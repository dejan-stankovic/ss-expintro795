==> flow/design.v <==
`timescale 1ns / 1ns
module add_gen (reset, enable,clock,tc,addr);
input clock; 
input reset; 
input enable;
output tc;
output [11:0] addr;
reg tc_enable;
reg [11:0] cnt;
assign addr = cnt;
assign tc = tc_enable; 
always @(cnt) begin
   tc_enable <= (cnt == 12'hfff) ? 1'b1 : 1'b0; 
end
always @ (posedge clock)    
 begin                           
     if (!reset) begin 
       cnt <= 12'h000; 
     end
     else if (!enable) begin        
       cnt <= cnt + 1'b1; 
     end     
 end   
endmodule   
## From RTL to reports: add_gen

What the tools print for add_gen, step after step.
Lines are those of the file above, counted from 1.
Operators carry their Yosys type and port widths (W data, S select, Z words).
Library cell names are shortened.
Not given: --

- Top module: add_gen
- Clock: clock
- Library: sky130hd
- Timing corner: tt_025C_1v80

## Word level

Source: Yosys, flattened and elaborated, memories not mapped. Widths are those after wreduce; folded enables and synchronous resets count as part of the registers. Registers that Yosys merges into a memory's read port (data or address) are not register bits. Print and check cells do not count. Equal cells are merged and count once.

- Bits in registers: 12
- Output and inout bits: 13
- Cells after elaboration: 4

- Add/sub/neg operators: 1
- Equality and inequality tests: 1
- Multiplexer cells: 1

Operators with widths:

| cell | count |
|---|---|
| $add A12 B1 Y12 const B | 1 |
| $eq A12 B12 Y1 const B | 1 |
| $mux W1 | 1 |

## Longest topological paths

Longest topological path by Yosys (ltp), each cell counted once; first at word level (registers and memories cut), then after technology mapping (sequential cells cut; the memories' decode and read muxes count).

- Word-level depth: 2
- ABC_AREA: 0
- Gate-level depth with buffers: 4
- Depth with buffers taken out: 4

## Mapped cells and area

Source: synth_stat.txt of the flow (Yosys; design flattened, memories mapped). It holds for the ABC_AREA given above (unset counts as 0); a run with the other value may have another netlist.

- Cells in the netlist: 61
- Synthesis area: 0.0005668 mm²
- Area of sequential cells: 0.0002402 mm²
- Mapped flip-flops: 12

Cells by type:

| cell type | count | area in all (µm²) |
|---|---|---|
| dfxtp_1 | 12 | 240.23 |
| a21oi_1 | 6 | 30.029 |
| o31ai_1 | 4 | 30.029 |
| or4_1 | 4 | 30.029 |
| xor2_1 | 3 | 26.275 |
| nand4b_4 | 1 | 23.773 |
| mux2i_1 | 2 | 20.019 |
| nand2_1 | 5 | 18.768 |
| nor2_1 | 5 | 18.768 |
| nand4b_1 | 2 | 17.517 |
| ha_1 | 1 | 12.512 |
| nand4_1 | 2 | 12.512 |
| nor4_1 | 2 | 12.512 |
| nand3b_2 | 1 | 11.261 |
| nand3_1 | 2 | 10.01 |
| o21ai_0 | 2 | 10.01 |
| xnor2_1 | 1 | 8.758 |
| or3_2 | 1 | 7.507 |

Not listed: further types 5, cells in them 5.

## Path before layout

OpenSTA on the mapped netlist: ideal clock, no wires. The path of least setup slack (recovery checks aside). Input and output delay are each 20% of the period. Register names are those of the netlist, which keeps one name where synthesis merged equal registers.

- Path type: register -> output
- From: reg cnt[0]
- To: out tc
- Period: 2.0 ns
- Output delay: 0.400 ns
- Time at the first pin: 0.000 ns
- Data arrival time: 1.165 ns
- Data required time: 1.600 ns
- Slack: 0.435 ns
- Path delay: 1.165 ns
- Driving pins on the path: 4
- Path buffers: 0
- Synthesis period reached: 1.565 ns

"path delay" = arrival - input delay + setup time.
A path that ends at an output port has no setup time.
"driving pins on the path" counts driving pins, that of a launching flip-flop among them; a cell with two outputs on the path counts twice.
"synthesis period reached" = period - worst setup slack (recovery checks aside). The figure is calculated, with input and output delays left at 20% of the set period.
The rows between start and end are the longest chain of elaborated cells between them; the timing report does not say that the signal goes this way. Where chains are equally long, one stands for them.
A line is the first line of the expression or statement that the cell stems from. Yosys adds cells for indexed reads and writes and turns some case tables into memories.

- Cell sequence: dfxtp_1 -> ha_1 -> nand3_1 -> nor4_1
- Cells in the longest elaborated chain: 2
- Elaborated cells on any way between the ends: 2
- RTL lines with such cells: 1

RTL lines, path after synthesis:

| item | RTL line | source |
|---|---|---|
| from (decl) | 9 | `reg [11:0] cnt;` |
| from (assign) | 18 | `cnt <= 12'h000;` |
| from (assign) | 21 | `cnt <= cnt + 1'b1;` |
| $eq A12 B12 Y1 | 13 | `tc_enable <= (cnt == 12'hfff) ? 1'b1 : 1'b0;` |
| $mux W1 | 13 |  |
| to (decl) | 6 | `output tc;` |

Design add_gen on sky130hd. What follows are 2 stored runs of the flow, each under its own settings; their order means nothing. The constraints put input and output delay at 20% of the set period each and load the outputs with 0.01 pF.

### Flow run A

==> flow/run.sh <==
#!/bin/bash
# the make line also repeats the synthesis and layout settings of config.mk as NAME=value (left out here)
make -C /OpenROAD-flow-scripts/flow DESIGN_CONFIG=/design/flow/config.mk WORK_HOME=/design/flow/orfs CLKGATE_MAP_FILE= finish
==> flow/config.mk <==
export PLATFORM = sky130hd
export DESIGN_NAME = add_gen
export DESIGN_NICKNAME = add_gen
export VERILOG_FILES = /design/flow/design.v
export SDC_FILE = /design/flow/constraint.sdc
export NUM_CORES = 4
export LEC_CHECK = 0
export CAP_MARGIN = 0
export CELL_PAD_IN_SITES_DETAIL_PLACEMENT = 0
export CELL_PAD_IN_SITES_GLOBAL_PLACEMENT = 3
export CORE_ASPECT_RATIO = 0.94
export CORE_MARGIN = 2
export CORE_UTILIZATION = 71
export CTS_CLUSTER_DIAMETER = 218
export CTS_CLUSTER_SIZE = 65
export GPL_TIMING_DRIVEN = 0
export HOLD_SLACK_MARGIN = 0.19
export MIN_ROUTING_LAYER = met1
export PLACE_DENSITY_LB_ADDON = 0.28
export SLEW_MARGIN = 20
==> flow/constraint.sdc <==
create_clock -name core_clock -period 1.56 [get_ports {clock}]
set_input_delay 0.3120 -clock core_clock [delete_from_list [all_inputs] [get_ports {clock}]]
set_output_delay 0.3120 -clock core_clock [all_outputs]
set_load 0.01 [all_outputs]

Outcome of flow run A: stopped before the end: floorplanning reported PDN-0185

### Flow run B

==> flow/run.sh <==
#!/bin/bash
# the make line also repeats the synthesis and layout settings of config.mk as NAME=value (left out here)
make -C /OpenROAD-flow-scripts/flow DESIGN_CONFIG=/design/flow/config.mk WORK_HOME=/design/flow/orfs CLKGATE_MAP_FILE= finish
==> flow/config.mk <==
export PLATFORM = sky130hd
export DESIGN_NAME = add_gen
export DESIGN_NICKNAME = add_gen
export VERILOG_FILES = /design/flow/design.v
export SDC_FILE = /design/flow/constraint.sdc
export NUM_CORES = 4
export LEC_CHECK = 0
export ABC_AREA = 0
export CAP_MARGIN = 30
export CELL_PAD_IN_SITES_DETAIL_PLACEMENT = 1
export CORE_ASPECT_RATIO = 1.44
export CORE_MARGIN = 2
export CORE_UTILIZATION = 70
export GPL_ROUTABILITY_DRIVEN = 1
export MAX_ROUTING_LAYER = met5
export SLEW_MARGIN = 20
export TNS_END_PERCENT = 95
==> flow/constraint.sdc <==
create_clock -name core_clock -period 2.08 [get_ports {clock}]
set_input_delay 0.4160 -clock core_clock [delete_from_list [all_inputs] [get_ports {clock}]]
set_output_delay 0.4160 -clock core_clock [all_outputs]
set_load 0.01 [all_outputs]

Outcome of flow run B: stopped before the end: floorplanning reported PDN-0185
